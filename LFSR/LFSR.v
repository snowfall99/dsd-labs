==> flow/design.v <==
`timescale 10ns / 1ns
module LFSR(output reg [1:26] q,
	    input clk,
	    input rst_n,
	    input load,
	    input [1:26] din
	   );
always @(posedge clk)
begin
if (!rst_n)
	q <= 26'b0;
else if (load)
	q <= (|din) ? din : 26'b1;
else if (q == 26'b0)
	q = 26'b1;
else
begin
	q[10:26] <= q[9:25];
	q[9] <= q[8] ^ q[26];
	q[8] <= q[7] ^ q[26];
	q[3:7] <= q[2:6];
	q[2] <= q[1] ^ q[26];
	q[1] <= q[26];
end
end
endmodule
==> Step by step through the tools: LFSR <==
The steps from the RTL of LFSR to its reports follow in flow order.
Lines are those of the file above, counted from 1.
Cell names lack the library's common part.
{ "setup": {"top": "LFSR", "clock": "clk", "library": "sky130hd", "lib_corner": "tt_025C_1v80"} }

==> After elaboration <==
Counts by Yosys on the flattened word-level netlist (proc, flatten, opt, wreduce; memories kept). Register bits leave out memories and registers merged into their read ports (data or address); mux counts leave out enables and synchronous resets folded into registers. Print and check cells are left out. Cells with the same type and inputs are merged into one.
{ "op_classes": {"muxes": 8, "bitwise": 3, "reduce_and_logical": 2} }
{ "op_table": {"columns": ["op", "count"], "rows": [
  ["26-bit 2-to-1 mux", 2],
  ["26-bit zero test", 1],
  ["26-bit OR reduction", 1],
  ["17-bit 2-to-1 mux", 1],
  ["5-bit 2-to-1 mux", 1],
  ["1-bit 2-to-1 mux", 4],
  ["1-bit bitwise XOR", 3]
]} }
{ "bits": {"register_bits": 26, "input_bits": 29, "word_cells": 14} }

==> Logic depth <==
Depth = most cells in a row (Yosys ltp): at word level without a register or memory, in the mapped netlist without a sequential cell, where the memories' decode and read muxes count.
{ "depth": {"word_depth": 3, "abc_area": 0, "mapped_depth": 5} }

==> After synthesis <==
The flow's flattened synthesis, as Yosys stat reports it; memories are mapped. The netlist is that of the ABC_AREA named above (0 if unset); the other value can give another one.
{ "mapped": {"cells": 110, "synth_area_um2": 1162.4, "flip_flops": 26, "buf_cells": 6} }
{ "by_type": {"columns": ["type", "count", "area_total_um2"], "rows": [
  ["dfxtp_1", 26, 520.499],
  ["mux2i_1", 22, 220.211],
  ["nor2b_1", 22, 137.632],
  ["nor4_1", 9, 56.304],
  ["xnor2_1", 3, 26.275],
  ["nor4_2", 2, 25.024],
  ["buf_6", 2, 22.522],
  ["nor4_4", 1, 21.27],
  ["o21ai_1", 4, 20.019],
  ["and2_1", 3, 18.768],
  ["dlymetal6s2s_1", 1, 12.512],
  ["nand4_1", 2, 12.512],
  ["nand2_1", 3, 11.261],
  ["nor2_1", 3, 11.261],
  ["buf_2", 2, 10.01],
  ["nand3_2", 1, 10.01],
  ["o311a_1", 1, 10.01],
  ["and2b_1", 1, 7.507]
]} }
Other cell types: 2; their cells: 2.

==> Worst setup path after synthesis <==
Path of least setup slack by OpenSTA after synthesis, without wires, with an ideal clock, recovery checks aside; 20% of the period is set as input and as output delay. Where synthesis merged equal registers, the netlist keeps one of their names.
{ "synth_timing": {"kind": "register to register", "from": "register q[26]", "to": "register q[26]", "tclk_ns": 1.51, "setup_time_ns": 0.059, "arrival_time_ns": 1.052, "path_slack_ns": 0.399, "delay_ns": 1.111, "path_stages": 6, "n_path_buf": 1, "period_less_setup_slack_ns": 1.111} }
"delay_ns" = arrival - input delay + setup time.
"path_stages" counts driving pins, that of a launching flip-flop among them; a cell with two outputs on the path counts twice.
"period_less_setup_slack_ns" is the clock period less the worst setup slack; recovery checks do not enter. This is arithmetic on one report: input and output delays are still those of the set period (20% each).
Between the ends stands the longest chain of elaborated cells between them, by number of cells; it is not shown to be the way that was timed. Of several equally long chains one is given.
Each line given opens the expression or statement behind the cell; cells for indexed reads and writes are added by Yosys, which also makes memories of some case tables.
A register here has more assigning lines than the two given.
{ "synth_between": {"path_cell_list": "dfxtp_1 > buf_6 > nor4_1 > nand4_1 > nor2_1 > o311a_1", "elab_chain_len": 3, "cells_between": 3, "lines_between": 2, "cone_classes": "2 x mux; 1 x reduce/logical"} }
{ "synth_rtl": {"columns": ["item", "line", "rtl"], "rows": [
  ["start: declaration", 2, "module LFSR(output reg [1:26] q,"],
  ["start: assignment", 13, "q <= (|din) ? din : 26'b1;"],
  ["start: assignment", 18, "q[10:26] <= q[9:25];"],
  ["26-bit zero test", 14, "else if (q == 26'b0)"],
  ["17-bit 2-to-1 mux", 14, null],
  ["26-bit 2-to-1 mux", 12, "else if (load)"],
  ["end: assignment", 13, null],
  ["end: assignment", 18, null],
  ["end: declaration", 2, null]
]} }

==> Path in the finished layout <==
Path of least setup slack in the final report of run 1 (OpenROAD, finished layout, wires in). Where an end is a register, its clock arrival counts in the times.
{ "layout_timing": {"kind": "input to register", "from": "input port din[12]", "to": "register q[26]", "tclk_ns": 1.2, "input_delay_ns": 0.24, "setup_time_ns": 0.05, "arrival_time_ns": 1.35, "path_slack_ns": 0.06, "path_stages": 5, "n_path_buf": 1} }
Between the ends stands the longest chain of elaborated cells between them, by number of cells; it is not shown to be the way that was timed. Of several equally long chains one is given.
A register here has more assigning lines than the two given.
{ "layout_between": {"path_cell_list": "clkdlybuf4s50_1 > nor4_2 > nand3_1 > o21ai_1 > o311a_1", "elab_chain_len": 3, "cells_between": 3, "lines_between": 2, "cone_classes": "2 x mux; 1 x reduce/logical"} }
{ "layout_rtl": {"columns": ["item", "line", "rtl"], "rows": [
  ["start: declaration", 6, "input [1:26] din"],
  ["26-bit OR reduction", 13, "q <= (|din) ? din : 26'b1;"],
  ["26-bit 2-to-1 mux", 13, null],
  ["26-bit 2-to-1 mux", 12, "else if (load)"],
  ["end: assignment", 13, null],
  ["end: assignment", 18, "q[10:26] <= q[9:25];"],
  ["end: declaration", 2, "module LFSR(output reg [1:26] q,"]
]} }

--- measured runs ---
2 stored runs of LFSR in the flow (synthesis by Yosys, layout by OpenROAD, sky130hd cells), in arbitrary order. Constraints: input delay and output delay 20% of the set period each, output load 0.01 pF.
"timing.achieved_period_ns" means the clock period less the worst setup slack. The figure is calculated, with input and output delays left at 20% of the set period.
"timing.worst_path_ns" means the part of the period allowed to the worst setup path (the constraints hold back 20% at inputs and 20% at outputs) less its slack; where the path has registers, the arrival times of their clocks count too.
"power_uw" rests on the timing tool's default activity at the inputs, not on a simulated workload.
[
  {
    "run": "run 1",
    "settings": { "period_ns": 1.2, "CORE_UTILIZATION": 23, "SETUP_SLACK_MARGIN": 0.3, "PLACE_DENSITY": 0.87, "CORE_ASPECT_RATIO": 1.98, "CELL_PAD_IN_SITES_GLOBAL_PLACEMENT": 0, "CTS_CLUSTER_DIAMETER": 77, "CAP_MARGIN": 20, "CORE_MARGIN": 2, "SLEW_MARGIN": 20 },
    "results": { "ys_area_um2": 1162.4, "total_die_area_um2": 5671.7, "cell_area_final_um2": 2227.1, "utilization_frac": 0.454, "setup_ws_ns": 0.062, "tns_ns": 0.000, "worst_hold_slack_ns": 0.259, "power_uw": 2118, "timing.achieved_period_ns": 1.138, "timing.worst_path_ns": 0.90, "timing.worst_path_kind": "input to register" }
  },
  {
    "run": "run 2",
    "settings": { "period_ns": 0.871, "CORE_UTILIZATION": 41, "PLACE_DENSITY": 0.7, "CORE_ASPECT_RATIO": 1.3, "CELL_PAD_IN_SITES_GLOBAL_PLACEMENT": 2, "ABC_AREA": 1, "GPL_ROUTABILITY_DRIVEN": 1, "CAP_MARGIN": 20, "CORE_MARGIN": 2, "SLEW_MARGIN": 20 },
    "outcome": "not finished: placement ended with error GPL-0301"
  }
]
--- end ---
