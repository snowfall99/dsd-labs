==> flow/design.v <==
`timescale 1ns / 1ns
module shift_counter(count, clk, reset);
	output reg [7:0] count;
	input clk, reset;
	reg dir;
	reg [1:0] cnt;
	always @(posedge clk) begin
		if (reset) begin
			count <= 8'b1;
			cnt <= 2'b0;
			dir <= 1'b1;
		end else begin
			if (!dir) begin 
				if (count == 8'b1) begin 
					dir <= 8'b1;
					cnt <= 2'b0;
				end else count <= count >> 1;
			end else begin
				if (cnt == 2'b11) begin 
					if (count == 8'b1000_0000) dir <= 1'b0;
					else count <= count << 1;
				end else begin
					cnt <= cnt + 1;
					count <= count;
				end
			end
		end
	end
endmodule
## Step by step through the tools: shift_counter

What the tools print for shift_counter, step after step.
Lines are those of the file above, counted from 1.
Operators carry their Yosys type and port widths (W data, S select, Z words).
Library cell names are shortened.
A cell with n/a has no value.

| design | value |
|---|---|
| top module | shift_counter |
| clock port | clk |
| library | sky130hd |
| timing corner | tt_025C_1v80 |

## Word level

Yosys after proc, flatten, opt, wreduce and memory -nomap, before mapping. Memory bits, and registers merged into a memory's read port (data or address), are not among the register bits. Print and check cells are not counted. Equal cells are merged and count once.

| word-level totals | value |
|---|---|
| register bits | 11 |
| word-level cells | 25 |
| output and inout port bits | 8 |
| bits of input ports | 2 |

| operators by class | value |
|---|---|
| reduce/logical cells | 3 |
| add/subtract/negate cells | 1 |
| equal/unequal tests | 7 |
| muxes and demuxes | 11 |

Operators with widths:

| operator | number |
|---|---|
| $mux W8 | 4 |
| $eq A8 B1 Y1 const B | 1 |
| $eq A8 B8 Y1 const B | 1 |
| $ne A2 B2 Y1 const B | 3 |
| $mux W2 | 3 |
| $mux W1 | 4 |
| $reduce_and A3 Y1 | 1 |
| $add A2 B1 Y2 const B | 1 |
| $ne A2 B1 Y1 const B | 1 |
| $eq A2 B2 Y1 const B | 1 |
| $reduce_and A2 Y1 | 1 |
| $reduce_bool A2 Y1 | 1 |

## Longest topological paths

Depth = most cells in a row (Yosys ltp): at word level without a register or memory, in the mapped netlist without a sequential cell, where the memories' decode and read muxes count.

| depth | value |
|---|---|
| depth after elaboration | 4 |
| ABC_AREA | 0 |
| mapped depth | 6 |
| mapped depth without buffers | 5 |

## After synthesis

Yosys stat after the flow's synthesis: flattened, memories mapped to cells. It holds for the ABC_AREA given above (unset counts as 0); a run with the other value may have another netlist.

Cell types:

| type | number | total area (um2) |
|---|---|---|
| dfxtp_1 | 11 | 220.211 |
| mux2i_1 | 4 | 40.038 |
| a211oi_1 | 4 | 30.029 |
| nor2_1 | 7 | 26.275 |
| nor4_4 | 1 | 21.27 |
| a21oi_1 | 4 | 20.019 |
| a31o_2 | 2 | 17.517 |
| o41ai_2 | 1 | 16.266 |
| nand3_1 | 3 | 15.014 |
| o21a_1 | 2 | 15.014 |
| ha_1 | 1 | 12.512 |
| nor2b_1 | 2 | 12.512 |
| inv_1 | 3 | 11.261 |
| nand2_1 | 3 | 11.261 |
| a311o_1 | 1 | 10.01 |
| buf_2 | 2 | 10.01 |
| o21ai_0 | 2 | 10.01 |
| a211o_1 | 1 | 8.758 |

Other cell types: 11; their cells: 12.

| synthesis totals | value |
|---|---|
| area of sequential cells | 220.2 um2 |
| standard cells after synthesis | 66 |
| cell area after synthesis | 586.8 um2 |
| buffer cells | 4 |
| mapped flip-flops | 11 |

## Path before layout

Source: OpenSTA report_checks on the synthesized netlist (no wires, ideal clock, input and output delay 20% of the period each), path of least setup slack; recovery checks are left aside. Register names are those of the netlist, which keeps one name where synthesis merged equal registers.

| timing path post-synthesis | value |
|---|---|
| path type | register to register |
| start | register count[1] |
| end | register count[1] |
| buffers on the path | 0 |
| stages | 5 |
| time at the first pin | 0.000 ns |
| period | 1.4 ns |
| data required time | 1.285 ns |
| arrival time | 1.266 ns |
| slack | 0.019 ns |
| delay of the path | 1.381 ns |
| setup time | 0.115 ns |
| synthesis period reached | 1.381 ns |

"delay of the path" is the arrival time less input delay plus setup time.
"stages" counts driving pins, that of a launching flip-flop among them; a cell with two outputs on the path counts twice.
"synthesis period reached" = period - worst setup slack (recovery checks aside). The figure is calculated, with input and output delays left at 20% of the set period.
The rows between start and end are the longest chain of elaborated cells between them; the timing report does not say that the signal goes this way. Where chains are equally long, one stands for them.
A line is the first line of the expression or statement that the cell stems from. Yosys adds cells for indexed reads and writes and turns some case tables into memories.
At most two assigning lines are given for a register; there are more.

| between the ends, post-synthesis | value |
|---|---|
| cell sequence | dfxtp_1 > nor4_4 > nand4b_1 > a21boi_1 > o21a_1 |
| cells in the longest elaborated chain | 4 |
| elaborated cells on any way between the ends | 9 |
| source lines of those cells | 4 |
| classes of those cells | 4 x eq/ne; 4 x mux; 1 x reduce/logical |

RTL lines, path post-synthesis:

| element | RTL line | RTL |
|---|---|---|
| from (decl) | 3 | `output reg [7:0] count;` |
| from (assign) | 17 | `end else count <= count >> 1;` |
| from (assign) | 21 | `else count <= count << 1;` |
| $eq A8 B8 Y1 | 20 | `if (count == 8'b1000_0000) dir <= 1'b0;` |
| $mux W8 | 20 |  |
| $mux W8 | 19 | `if (cnt == 2'b11) begin` |
| $mux W8 | 13 | `if (!dir) begin` |
| to (assign) | 17 |  |
| to (assign) | 21 |  |
| to (decl) | 3 |  |

## Path in the finished layout

Path of least setup slack in the final report of flow run 1 (OpenROAD, finished layout, wires in). Where an end is a register, its clock arrival counts in the times.

| timing path after layout | value |
|---|---|
| path type | register to register |
| start | register count[4] |
| end | register count[6] |
| buffers on the path | 1 |
| data required time | 1.37 ns |
| slack | -0.12 ns |
| arrival time | 1.49 ns |
| stages | 6 |
| setup time | 0.10 ns |
| time at the first pin | 0.27 ns |
| period | 1.2 ns |

The rows between start and end are the longest chain of elaborated cells between them; the timing report does not say that the signal goes this way. Where chains are equally long, one stands for them.
At most two assigning lines are given for a register; there are more.

| between the ends, after layout | value |
|---|---|
| cell sequence | dfxtp_2 > nor4_4 > buf_4 > a31o_4 > a21boi_2 > o21a_1 |
| cells in the longest elaborated chain | 4 |
| elaborated cells on any way between the ends | 9 |
| source lines of those cells | 4 |
| classes of those cells | 4 x eq/ne; 4 x mux; 1 x reduce/logical |

RTL lines, path after layout:

| element | RTL line | RTL |
|---|---|---|
| from (decl) | 3 | `output reg [7:0] count;` |
| from (assign) | 17 | `end else count <= count >> 1;` |
| from (assign) | 21 | `else count <= count << 1;` |
| $eq A8 B8 Y1 | 20 | `if (count == 8'b1000_0000) dir <= 1'b0;` |
| $mux W8 | 20 |  |
| $mux W8 | 19 | `if (cnt == 2'b11) begin` |
| $mux W8 | 13 | `if (!dir) begin` |
| to (assign) | 17 |  |
| to (assign) | 21 |  |
| to (decl) | 3 |  |

## Implementation results

2 stored runs of shift_counter in the flow (synthesis by Yosys, layout by OpenROAD, sky130hd cells), in arbitrary order. Constraints: input delay and output delay 20% of the set period each, output load 0.01 pF.
By "reached clock period" is meant the clock period of the run minus its worst setup slack. This is arithmetic on one report: input and output delays are still those of the set period (20% each).
"worst setup path time": the worst setup path's part of the clock period (all of it between registers, 20% less for each end at a port) less its slack. A launch clock that arrives late makes it longer, a capture clock that arrives late makes it shorter.
"power" rests on the timing tool's default activity at the inputs, not on a simulated workload.

#### Flow run 1

| setting | value |
|---|---|
| period_ns | `1.2` |
| CORE_UTILIZATION | `17` |
| PLACE_DENSITY_LB_ADDON | `0.05` |
| GPL_ROUTABILITY_DRIVEN | `1` |
| CTS_CLUSTER_SIZE | `49` |
| SLEW_MARGIN | `10` |
| CAP_MARGIN | `20` |
| CORE_MARGIN | `2` |

| result | value |
|---|---|
| netlist area reported by Yosys | 586.8 um2 |
| die outline area | 3937.6 um2 |
| std-cell area (final layout) | 1021.0 um2 |
| utilization | 30.6 % |
| worst slack on setup checks | -0.116 ns |
| sum of negative setup slack | -0.558 ns |
| worst-case hold slack | 0.488 ns |
| power | 1013 µW |
| reached clock period | 1.316 ns |
| worst setup path time | 1.32 ns |
| worst setup path kind | register to register |

#### Flow run 2

| setting | value |
|---|---|
| period_ns | `1.31` |
| CORE_UTILIZATION | `20` |
| SETUP_SLACK_MARGIN | `-0.06` |
| PLACE_DENSITY_LB_ADDON | `0.11` |
| CELL_PAD_IN_SITES_GLOBAL_PLACEMENT | `3` |
| TNS_END_PERCENT | `15` |
| GPL_TIMING_DRIVEN | `0` |
| GPL_ROUTABILITY_DRIVEN | `0` |
| CTS_CLUSTER_SIZE | `56` |
| CTS_CLUSTER_DIAMETER | `45` |
| CAP_MARGIN | `10` |
| MIN_ROUTING_LAYER | `met1` |
| MAX_ROUTING_LAYER | `met4` |
| CORE_MARGIN | `2` |
| SLEW_MARGIN | `20` |

| result | value |
|---|---|
| netlist area reported by Yosys | 586.8 um2 |
| die outline area | 3383.2 um2 |
| std-cell area (final layout) | 822.0 um2 |
| utilization | 29.6 % |
| worst slack on setup checks | -0.122 ns |
| sum of negative setup slack | -0.577 ns |
| worst-case hold slack | 0.462 ns |
| power | 824.4 µW |
| reached clock period | 1.432 ns |
| worst setup path time | 1.43 ns |
| worst setup path kind | register to register |
